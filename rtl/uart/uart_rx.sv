==> flow/design.v <==
`default_nettype none
module uart_rx (
    i_uart_clk_x16,
    i_reset,
    o_data,
    o_data_rdy,
    i_rdy_ack,
    o_rdy_ack_clr,
    i_uart_rx
);
input wire i_uart_clk_x16, i_reset;
input wire i_uart_rx;
output reg [7:0] o_data;
output reg o_data_rdy;
input wire i_rdy_ack;
output reg o_rdy_ack_clr;
localparam  STATE_PENDING = 0,
            STATE_IDLE = 1,
            STATE_START = 2,
            STATE_RX = 3,
            STATE_END = 4;
reg [3:0] state = STATE_PENDING;
reg [3:0] oversample_counter = 0;
reg [2:0] bit_counter = 0;
reg [7:0] rx_buffer;
reg uart_rx, uart_rx_buf;
always @(posedge i_uart_clk_x16) begin
    {uart_rx, uart_rx_buf} <= {uart_rx_buf, i_uart_rx};
end
always @(posedge i_uart_clk_x16) begin
    if (i_rdy_ack) begin
        o_data_rdy <= 0;
        o_rdy_ack_clr <= 1;
    end
    if (o_rdy_ack_clr && !i_rdy_ack) begin
        o_rdy_ack_clr <= 0;
    end
    if (i_reset) begin
        o_data_rdy <= 0;
        o_rdy_ack_clr <= 0;
        oversample_counter <= 0;
        bit_counter <= 0;
        o_data <= 0;
        state <= STATE_PENDING;
    end
    if (state == STATE_PENDING) begin
        if (uart_rx)
            state <= STATE_IDLE; 
    end
    if (state == STATE_IDLE) begin
        if (~uart_rx) begin
            state <= STATE_START;
            oversample_counter <= 4;
        end
    end
    if (state == STATE_START) begin
        if (oversample_counter == 0) begin
            state <= STATE_RX;
            bit_counter <= 7;
        end
        oversample_counter <= oversample_counter - 1;
    end
    if (state == STATE_RX) begin
        oversample_counter <= oversample_counter - 1;
        if (oversample_counter == 0) begin
            rx_buffer <= {rx_buffer[6:0], uart_rx};
            bit_counter <= bit_counter - 1;
            if (bit_counter == 0) begin
                state <= STATE_END;
            end
        end
    end
    if (state == STATE_END) begin
        o_data <= rx_buffer;
        o_data_rdy <= 1;
        state <= STATE_PENDING;
    end
end
endmodule
* Step by step through the tools: uart_rx
Tool output for the design above, in the order of the flow.
Lines are those of the file above, counted from 1.
Operators carry their Yosys type and port widths (W data, S select, Z words).
A cell with n/a has no value.
- Design top :: uart_rx
- Clock :: i_uart_clk_x16
- Library :: sky130hd
- Corner :: tt_025C_1v80

* Word level
Yosys after proc, flatten, opt, wreduce and memory -nomap, before mapping. Memory bits, and registers merged into a memory's read port (data or address), are not among the register bits. Print and check cells are not counted. Equal cells are merged and count once.
- Output and inout bits :: 10
- Cells after elaboration :: 48
- Input port bits :: 4
- Register bits after elaboration :: 31
- Add/subtract/negate cells :: 2
- Reductions and logical operators :: 9
- Multiplexer cells :: 24
- Eq/ne operators :: 4
** Operator list (count)
- $mux W4 :: 15
- $mux W8 :: 2
- $mux W3 :: 5
- $eq A4 B2 Y1 const B :: 2
- $logic_not A4 Y1 :: 2
- $reduce_bool A2 Y1 :: 2
- $sub A4 B1 Y4 const B :: 1
- $eq A4 B1 Y1 const B :: 1
- $eq A4 B3 Y1 const B :: 1
- $sub A3 B1 Y3 const B :: 1
- $logic_not A3 Y1 :: 1
- $reduce_and A2 Y1 :: 1
- $reduce_or A2 Y1 :: 1
- $mux W1 :: 2
- $logic_and A1 B1 Y1 :: 1
- $logic_not A1 Y1 :: 1

* Longest topological paths
Longest topological path by Yosys (ltp), each cell counted once; first at word level (registers and memories cut), then after technology mapping (sequential cells cut; the memories' decode and read muxes count).
- Word-level depth :: 10
- ABC_AREA :: 1
- Gate-level depth with buffers :: 7
- Gate-level depth less buffers :: 7

* After synthesis
Yosys stat after the flow's synthesis: flattened, memories mapped to cells. It holds for the ABC_AREA given above (unset counts as 0); a run with the other value may have another netlist.
The area totals of this step are shown rounded.
- Cells in the netlist :: 130
- Sequential area :: 780.7 um^2
- Mapped flip-flops :: 31
- Buffer cells :: 1
- Cell area after synthesis :: 1272 um^2
** Cells by type (count)
- sky130_fd_sc_hd__edfxtp_1 :: 16
- sky130_fd_sc_hd__dfxtp_1 :: 15
- sky130_fd_sc_hd__nor2_1 :: 22
- sky130_fd_sc_hd__inv_1 :: 21
- sky130_fd_sc_hd__nand2_1 :: 21
- sky130_fd_sc_hd__nand3_1 :: 8
- sky130_fd_sc_hd__ha_1 :: 3
- sky130_fd_sc_hd__nor2_4 :: 2
- sky130_fd_sc_hd__o21ai_0 :: 4
- sky130_fd_sc_hd__o21ai_2 :: 2
- sky130_fd_sc_hd__xor2_1 :: 2
- sky130_fd_sc_hd__nand2_2 :: 2
- sky130_fd_sc_hd__buf_6 :: 1
- sky130_fd_sc_hd__nand2_4 :: 1
- sky130_fd_sc_hd__nand3_2 :: 1
- sky130_fd_sc_hd__a21oi_2 :: 1
- sky130_fd_sc_hd__a21boi_1 :: 1
- sky130_fd_sc_hd__inv_2 :: 2
Not listed: further types 5, cells in them 5.

* Path before layout
OpenSTA on the mapped netlist: ideal clock, no wires. The path of least setup slack (recovery checks aside). Input and output delay are each 20% of the period. Register names are those of the netlist, which keeps one name where synthesis merged equal registers.
- Path type :: register to register
- Start point :: register oversample_counter[0]
- End point :: register rx_buffer[0]
- Delay of the path :: 1.546 ns
- Setup slack :: 0.074 ns
- Stages on the path :: 7
- Data required time :: 1.250 ns
- Data arrival time :: 1.176 ns
- Period :: 1.62 ns
- Path buffers :: 0
- Period reached after synthesis :: 1.546 ns
"delay of the path" is the arrival time less input delay plus setup time.
"stages on the path": output pins that drive a net of the path, with the launching flip-flop's if there is one; two outputs of one cell count as two.
"period reached after synthesis" = period - worst setup slack (recovery checks aside). The figure is calculated, with input and output delays left at 20% of the set period.
Between the ends stands the longest chain of elaborated cells between them, by number of cells; it is not shown to be the way that was timed. Of several equally long chains one is given.
Each line given opens the expression or statement behind the cell; cells for indexed reads and writes are added by Yosys, which also makes memories of some case tables.
At most two assigning lines are given for a register; there are more.
- Path through :: sky130_fd_sc_hd__dfxtp_1 -> sky130_fd_sc_hd__inv_1 -> sky130_fd_sc_hd__ha_1 -> sky130_fd_sc_hd__nand2_1 -> sky130_fd_sc_hd__nor2_1 -> sky130_fd_sc_hd__nand2_1 -> sky130_fd_sc_hd__nor2_1
- Cells in the longest elaborated chain :: 2
- Elaborated cells on any way between the ends :: 2
- Classes of those cells :: reduce/logical: 2
** RTL lines, path after synthesis
- from (decl) :: line 23 : reg [3:0] oversample_counter = 0;
- from (assign) :: line 61 : oversample_counter <= oversample_counter - 1;
- from (assign) :: line 64 : oversample_counter <= oversample_counter - 1;
- $logic_not A4 Y1 :: line 65 : if (oversample_counter == 0) begin
- $reduce_and A2 Y1
- to (assign) :: line 66 : rx_buffer <= {rx_buffer[6:0], uart_rx};
- to (decl) :: line 25 : reg [7:0] rx_buffer;

* Timing after layout
Path of least setup slack in the final report of flow run 1 (OpenROAD, finished layout, wires in). Where an end is a register, its clock arrival counts in the times.
- Path type :: register to register
- Start point :: register oversample_counter[0]
- End point :: register rx_buffer[4]
- Path buffers :: 0
- Data arrival time :: 1.71 ns
- Data required time :: 2.26 ns
- Stages on the path :: 7
- Setup slack :: 0.55 ns
- Period :: 2.35 ns
Between the ends stands the longest chain of elaborated cells between them, by number of cells; it is not shown to be the way that was timed. Of several equally long chains one is given.
At most two assigning lines are given for a register; there are more.
- Path through :: sky130_fd_sc_hd__dfxtp_1 -> sky130_fd_sc_hd__inv_1 -> sky130_fd_sc_hd__ha_1 -> sky130_fd_sc_hd__nand2_1 -> sky130_fd_sc_hd__nor2_1 -> sky130_fd_sc_hd__nand2_1 -> sky130_fd_sc_hd__nor2_1
- Cells in the longest elaborated chain :: 2
- Elaborated cells on any way between the ends :: 2
- Classes of those cells :: reduce/logical: 2
** RTL lines, path after layout
- from (decl) :: line 23 : reg [3:0] oversample_counter = 0;
- from (assign) :: line 61 : oversample_counter <= oversample_counter - 1;
- from (assign) :: line 64 : oversample_counter <= oversample_counter - 1;
- $logic_not A4 Y1 :: line 65 : if (oversample_counter == 0) begin
- $reduce_and A2 Y1
- to (assign) :: line 66 : rx_buffer <= {rx_buffer[6:0], uart_rx};
- to (decl) :: line 25 : reg [7:0] rx_buffer;

Ticket comment

Stored flow runs of uart_rx (2 of them; Yosys, OpenROAD, sky130hd). They differ in their settings and are not a sequence. Constraints: input delay and output delay 20% of the set period each, output load 0.01 pF.
"period reached" = clock period - worst setup slack. The figure is calculated, with input and output delays left at 20% of the set period.
Values from the reports are rounded here.

** Flow run 1
- Settings :: period_ns=2.35; CORE_UTILIZATION=32; PLACE_DENSITY_LB_ADDON=0.23; HOLD_SLACK_MARGIN=0.13; CORE_ASPECT_RATIO=0.76; ABC_AREA=1; CAP_MARGIN=20; MAX_ROUTING_LAYER=met4; CORE_MARGIN=2; SLEW_MARGIN=20
- Period reached :: 1.796 ns
- Setup slack of the worst path :: 0.554 ns
- Total negative slack :: 0.000 ns
- Utilization :: 41.7%
- Area of the die :: 4502 um^2
- Mapped cell area after synthesis :: 1272 um^2

** Flow run 2
- Settings :: period_ns=1.58; SETUP_SLACK_MARGIN=0.35; CAP_MARGIN=20; CORE_MARGIN=2; CORE_UTILIZATION=40; SLEW_MARGIN=20
- Period reached :: 1.409 ns
- Setup slack of the worst path :: 0.171 ns
- Total negative slack :: 0.000 ns
- Utilization :: 50.9%
- Area of the die :: 3678 um^2
- Mapped cell area after synthesis :: 1284 um^2
