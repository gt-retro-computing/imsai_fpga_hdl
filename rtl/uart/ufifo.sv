==> flow/design.v <==
`default_nettype	none
module ufifo #(
		parameter	BW=8,	 
		parameter [3:0]	LGFLEN=4,
		parameter [0:0]	RXFIFO=1'b1,
		localparam	FLEN=(1<<LGFLEN)
	) (
		input	wire		i_clk, i_reset,
		input	wire		i_wr,
		input	wire [(BW-1):0]	i_data,
		output	wire		o_empty_n,  
		input	wire		i_rd,
		output	wire [(BW-1):0]	o_data,
		output	wire	[15:0]	o_status,
		output	wire		o_err
	);
	reg	[(BW-1):0]	fifo[0:(FLEN-1)];
	reg	[(BW-1):0]	r_data, last_write;
	reg	[(LGFLEN-1):0]	wr_addr, rd_addr, r_next;
	reg			will_overflow, will_underflow;
	reg			osrc;
	wire	[(LGFLEN-1):0]	w_waddr_plus_one, w_waddr_plus_two;
	wire			w_write, w_read;
	reg	[(LGFLEN-1):0]	r_fill;
	wire	[3:0]		lglen;
	wire			w_half_full;
	reg	[9:0]		w_fill;
	assign	w_write = (i_wr && (!will_overflow || i_rd));
	assign	w_read  = (i_rd && o_empty_n);
	assign	w_waddr_plus_two = wr_addr + 2;
	assign	w_waddr_plus_one = wr_addr + 1;
	initial	will_overflow = 1'b0;
	always @(posedge i_clk)
	if (i_reset)
		will_overflow <= 1'b0;
	else if (i_rd)
		will_overflow <= (will_overflow)&&(i_wr);
	else if (w_write)
		will_overflow <= (will_overflow)||(w_waddr_plus_two == rd_addr);
	else if (w_waddr_plus_one == rd_addr)
		will_overflow <= 1'b1;
	initial	wr_addr = 0;
	always @(posedge i_clk)
	if (i_reset)
		wr_addr <= { (LGFLEN){1'b0} };
	else if (w_write)
		wr_addr <= w_waddr_plus_one;
	always @(posedge i_clk)
	if (w_write)  
		fifo[wr_addr] <= i_data;
	initial	will_underflow = 1'b1;
	always @(posedge i_clk)
	if (i_reset)
		will_underflow <= 1'b1;
	else if (i_wr)
		will_underflow <= 1'b0;
	else if (w_read)
		will_underflow <= (will_underflow)||(r_next == wr_addr);
	initial	rd_addr = 0;
	initial	r_next  = 1;
	always @(posedge i_clk)
	if (i_reset)
	begin
		rd_addr <= 0;
		r_next  <= 1;
	end else if (w_read)
	begin
		rd_addr <= rd_addr + 1;
		r_next  <= rd_addr + 2;
	end
	always @(posedge i_clk)
	if (w_read)
		r_data <= fifo[r_next[LGFLEN-1:0]];
	always @(posedge i_clk)
	if (i_wr && (!o_empty_n || (w_read && r_next == wr_addr)))
		last_write <= i_data;
	initial	osrc = 1'b0;
	always @(posedge i_clk)
	if (i_reset)
		osrc <= 1'b0;
	else if (i_wr && (!o_empty_n || (w_read && r_next == wr_addr)))
		osrc <= 1'b1;
	else if (i_rd)
		osrc <= 1'b0;
	assign o_data = (osrc) ? last_write : r_data;
	generate if (RXFIFO)
	begin : RXFIFO_FILL
		initial	r_fill = 0;
		always @(posedge i_clk)
		if (i_reset)
			r_fill <= 0;
		else case({ w_write, w_read })
		2'b01:	r_fill <= r_fill - 1'b1;
		2'b10:	r_fill <= r_fill + 1'b1;
		default:  begin end
		endcase
	end else begin : TXFIFO_FILL
		initial	r_fill = -1;
		always @(posedge i_clk)
		if (i_reset)
			r_fill <= -1;
		else case({ w_write, w_read })
		2'b01:	r_fill <= r_fill + 1'b1;
		2'b10:	r_fill <= r_fill - 1'b1;
		default:  begin end
		endcase
	end endgenerate
	assign o_err = (i_wr && !w_write);
	assign lglen = LGFLEN;
	always @(*)
	begin
		w_fill = 0;
		w_fill[(LGFLEN-1):0] = r_fill;
	end
	assign	w_half_full = r_fill[(LGFLEN-1)];
	assign	o_status = {
		lglen,
		w_fill,
		w_half_full,
		(RXFIFO!=0)?!will_underflow:!will_overflow
	};
	assign	o_empty_n = !will_underflow;
endmodule
# [Reports on ufifo]
# Tool output for the design above, in the order of the flow.
# Lines are those of the file above, counted from 1.
# Operators: Yosys type, input widths -> output width; for muxes data width and select width s.
# Cell names lack the library's common part.
# A cell with - has no value.
[setup] top_module="ufifo" clk_port="i_clk" lib="sky130hd" corner="tt_025C_1v80"

# [Word level]
# Source: Yosys, flattened and elaborated, memories not mapped. Widths are those after wreduce. Registers that Yosys merges into a memory's read port (data or address) are not register bits. Print and check cells do not count. Equal cells are merged and count once.
# Yosys's memory passes give these memory sizes; they may raise the number of words (mostly to a power of two), join words into wider ones and drop unused or constant bits.
[word_totals] elab_cells=49 ram_bits=128 regBits=27 output_inout_bits=26 mem_count=1 clocked_rd_ports_x_width=8 in_bits=12
[memory_table] memory="fifo" words=16 width=8 read_ports=1 write_ports=1 line=17 source="reg [(BW-1):0] fifo[0:(FLEN-1)];"
[op_classes] muxes=12 reduce_and_logical=17 n_addsub=6 n_eq=5
[ops] op="$mux 8" count=2
[ops] op="$add 4x1->4 const B" count=3
[ops] op="$eq 4x4->1" count=3
[ops] op="$add 4x2->4 const B" count=2
[ops] op="$pmux 4 s2" count=1
[ops] op="$mux 1" count=8
[ops] op="$logic_and 1x1->1" count=6
[ops] op="$reduce_bool 2->1" count=3
[ops] op="$logic_or 1x1->1" count=4
[ops] op="$sub 4x1->4 const B" count=1
[ops] op="$mux 4" count=1
[ops] op="$logic_not 1->1" count=3
[ops] op="$reduce_bool 3->1" count=1
[ops] op="$eq 2x1->1 const B" count=1
[ops] op="$eq 2x2->1 const B" count=1

# [Longest topological paths]
# Longest topological path by Yosys (ltp), each cell counted once; first at word level (registers and memories cut), then after technology mapping (sequential cells cut; the memories' decode and read muxes count).
[logic_depth] ltp_word=6 abc_area=0 ltp_mapped=10

# [After synthesis]
# Source: synth_stat.txt of the flow (Yosys; design flattened, memories mapped). It holds for the ABC_AREA given above (unset counts as 0); a run with the other value may have another netlist.
# The area totals of this step are shown rounded.
[mapped] cells=366 buf_cells=34 synth_area_um2=6760 flip_flops=163
[types] cell="edfxtp_1" count=144
[types] cell="mux4_2" count=22
[types] cell="mux4_1" count=18
[types] cell="dfxtp_1" count=19
[types] cell="nor2_1" count=35
[types] cell="ha_1" count=10
[types] cell="mux2_2" count=9
[types] cell="buf_4" count=13
[types] cell="xnor2_1" count=10
[types] cell="xor2_1" count=10
[types] cell="clkbuf_1" count=14
[types] cell="a21oi_1" count=7
[types] cell="nand2_1" count=9
[types] cell="buf_8" count=2
[types] cell="nand2b_1" count=4
[types] cell="nor3_1" count=5
[types] cell="buf_6" count=2
[types] cell="xnor3_1" count=1
# Other cell types: 22; their cells: 32.

# [Timing after synthesis]
# Path of least setup slack by OpenSTA after synthesis, without wires, with an ideal clock, recovery checks aside; 20% of the period is set as input and as output delay. Where synthesis merged equal registers, the netlist keeps one of their names.
[synth_timing] path_type="in2reg" from="in i_wr" to="reg r_fill[3]" tclk_ns=4.74 in_delay_ns=0.948 stages=10 path_slack_ns=1.722 arrival_time_ns=2.897 t_first_pin_ns=0.948 n_path_buf=2 setup_time_ns=0.121 delay_ns=2.070 period_less_setup_slack_ns=3.018
# "delay_ns" is the arrival time less input delay plus setup time.
# "stages" counts driving pins, that of a launching flip-flop among them; a cell with two outputs on the path counts twice.
# "period_less_setup_slack_ns" is the clock period less the worst setup slack; recovery checks do not enter. This is arithmetic on one report: input and output delays are still those of the set period (20% each).
# The rows between start and end are the longest chain of elaborated cells between them; the timing report does not say that the signal goes this way. Where chains are equally long, one stands for them.
# A line is the first line of the expression or statement that the cell stems from. Yosys adds cells for indexed reads and writes and turns some case tables into memories.
# A register here has more assigning lines than the two given.
[synth_via] path_cell_list="clkbuf_1 > and2_1 > clkbuf_1 > ha_1 > inv_1 > ha_1 > a21o_1 > a21oi_1 > mux2i_1 > mux2_2" elab_chain_len=3 cells_between=5 cone_classes="eq/ne: 2; mux: 1; reduce/logical: 2"
[synth_lines] element="from (decl)" line=9 source="input wire i_wr,"
[synth_lines] element="$logic_and 1x1->1" line=28 source="assign w_write = (i_wr && (!will_overflow || i_rd));"
[synth_lines] element="$eq 2x2->1" line=92 source="else case({ w_write, w_read })"
[synth_lines] element="$pmux 4 s2" line=92
[synth_lines] element="to (assign)" line=93 source="2'b01: r_fill <= r_fill - 1'b1;"
[synth_lines] element="to (assign)" line=94 source="2'b10: r_fill <= r_fill + 1'b1;"
[synth_lines] element="to (decl)" line=24 source="reg [(LGFLEN-1):0] r_fill;"
# Some nets on the timed path still bear RTL names; the line given drives or declares the net.
[synth_nets] net="w_write" line=28

# [Timing after layout]
# From the final timing report of record 1: the path of least setup slack in the routed layout; clock arrival at registers is part of the times.
[layout_timing] path_type="reg2out" from="reg osrc" to="out o_data[2]" n_path_buf=1 arrival_time_ns=1.76 t_first_pin_ns=0.42 path_slack_ns=0.52 stages=3 output_delay_ns=0.57 tclk_ns=2.85
# The rows between start and end are the longest chain of elaborated cells between them; the timing report does not say that the signal goes this way. Where chains are equally long, one stands for them.
# A register here has more assigning lines than the two given.
[layout_via] path_cell_list="dfxtp_2 > mux2_2 > clkdlybuf4s50_1" elab_chain_len=1 cells_between=1 cone_classes="mux: 1"
[layout_lines] element="from (decl)" line=21 source="reg osrc;"
[layout_lines] element="from (assign)" line=80 source="osrc <= 1'b0;"
[layout_lines] element="from (assign)" line=82 source="osrc <= 1'b1;"
[layout_lines] element="$mux 8" line=85 source="assign o_data = (osrc) ? last_write : r_data;"
[layout_lines] element="to (decl)" line=13 source="output wire [(BW-1):0] o_data,"

# Flow runs of ufifo

Stored flow runs of ufifo (2 of them; Yosys, OpenROAD, sky130hd). They differ in their settings and are not a sequence. Constraints: input delay and output delay 20% of the set period each, output load 0.01 pF.
By "period_less_ws_ns" is meant the clock period of the run minus its worst setup slack. This is arithmetic on one report: input and output delays are still those of the set period (20% each).
"power_mw" is the tool's figure for a default switching activity; nothing was simulated.
Values from the reports are rounded here.

[flow] record 1: files
==> flow/run.sh <==
#!/bin/bash
# the make line also repeats the synthesis and layout settings of config.mk as NAME=value (left out here)
make -C /OpenROAD-flow-scripts/flow DESIGN_CONFIG=/design/flow/config.mk WORK_HOME=/design/flow/orfs CLKGATE_MAP_FILE= finish
==> flow/config.mk <==
export PLATFORM = sky130hd
export DESIGN_NAME = ufifo
export DESIGN_NICKNAME = ufifo
export VERILOG_FILES = /design/flow/design.v
export SDC_FILE = /design/flow/constraint.sdc
export NUM_CORES = 4
export LEC_CHECK = 0
export CAP_MARGIN = 20
export CORE_MARGIN = 2
export CORE_UTILIZATION = 40
export SETUP_SLACK_MARGIN = 0.4
export SLEW_MARGIN = 20
==> flow/constraint.sdc <==
create_clock -name core_clock -period 2.85 [get_ports {i_clk}]
set_input_delay 0.5700 -clock core_clock [delete_from_list [all_inputs] [get_ports {i_clk}]]
set_output_delay 0.5700 -clock core_clock [all_outputs]
set_load 0.01 [all_outputs]

[flow] record 1: metrics
[metrics] tns_ns = 0.000
[metrics] finish.stdcell_area_um2 = 7930
[metrics] synth_chip_area_um2 = 6760
[metrics] ws_setup_ns = 0.524
[metrics] period_less_ws_ns = 2.326
[metrics] fin_util_pct = 48.0
[metrics] power_mw = 5.31
[metrics] final_die_area_um2 = 18000

[flow] record 2: files
==> flow/run.sh <==
#!/bin/bash
# the make line also repeats the synthesis and layout settings of config.mk as NAME=value (left out here)
make -C /OpenROAD-flow-scripts/flow DESIGN_CONFIG=/design/flow/config.mk WORK_HOME=/design/flow/orfs CLKGATE_MAP_FILE= finish
==> flow/config.mk <==
export PLATFORM = sky130hd
export DESIGN_NAME = ufifo
export DESIGN_NICKNAME = ufifo
export VERILOG_FILES = /design/flow/design.v
export SDC_FILE = /design/flow/constraint.sdc
export NUM_CORES = 4
export LEC_CHECK = 0
export CAP_MARGIN = 20
export CELL_PAD_IN_SITES_GLOBAL_PLACEMENT = 1
export CORE_ASPECT_RATIO = 0.53
export CORE_MARGIN = 2
export CORE_UTILIZATION = 68
export GPL_TIMING_DRIVEN = 1
export MIN_ROUTING_LAYER = met1
export PLACE_DENSITY_LB_ADDON = 0.24
export SETUP_SLACK_MARGIN = -0.23
export SLEW_MARGIN = 20
==> flow/constraint.sdc <==
create_clock -name core_clock -period 2.4 [get_ports {i_clk}]
set_input_delay 0.4800 -clock core_clock [delete_from_list [all_inputs] [get_ports {i_clk}]]
set_output_delay 0.4800 -clock core_clock [all_outputs]
set_load 0.01 [all_outputs]

[flow] record 2: metrics
[metrics] tns_ns = -0.046
[metrics] finish.stdcell_area_um2 = 7850
[metrics] synth_chip_area_um2 = 6760
[metrics] ws_setup_ns = -0.046
[metrics] period_less_ws_ns = 2.446
[metrics] fin_util_pct = 81.3
[metrics] power_mw = 6.45
[metrics] final_die_area_um2 = 10800
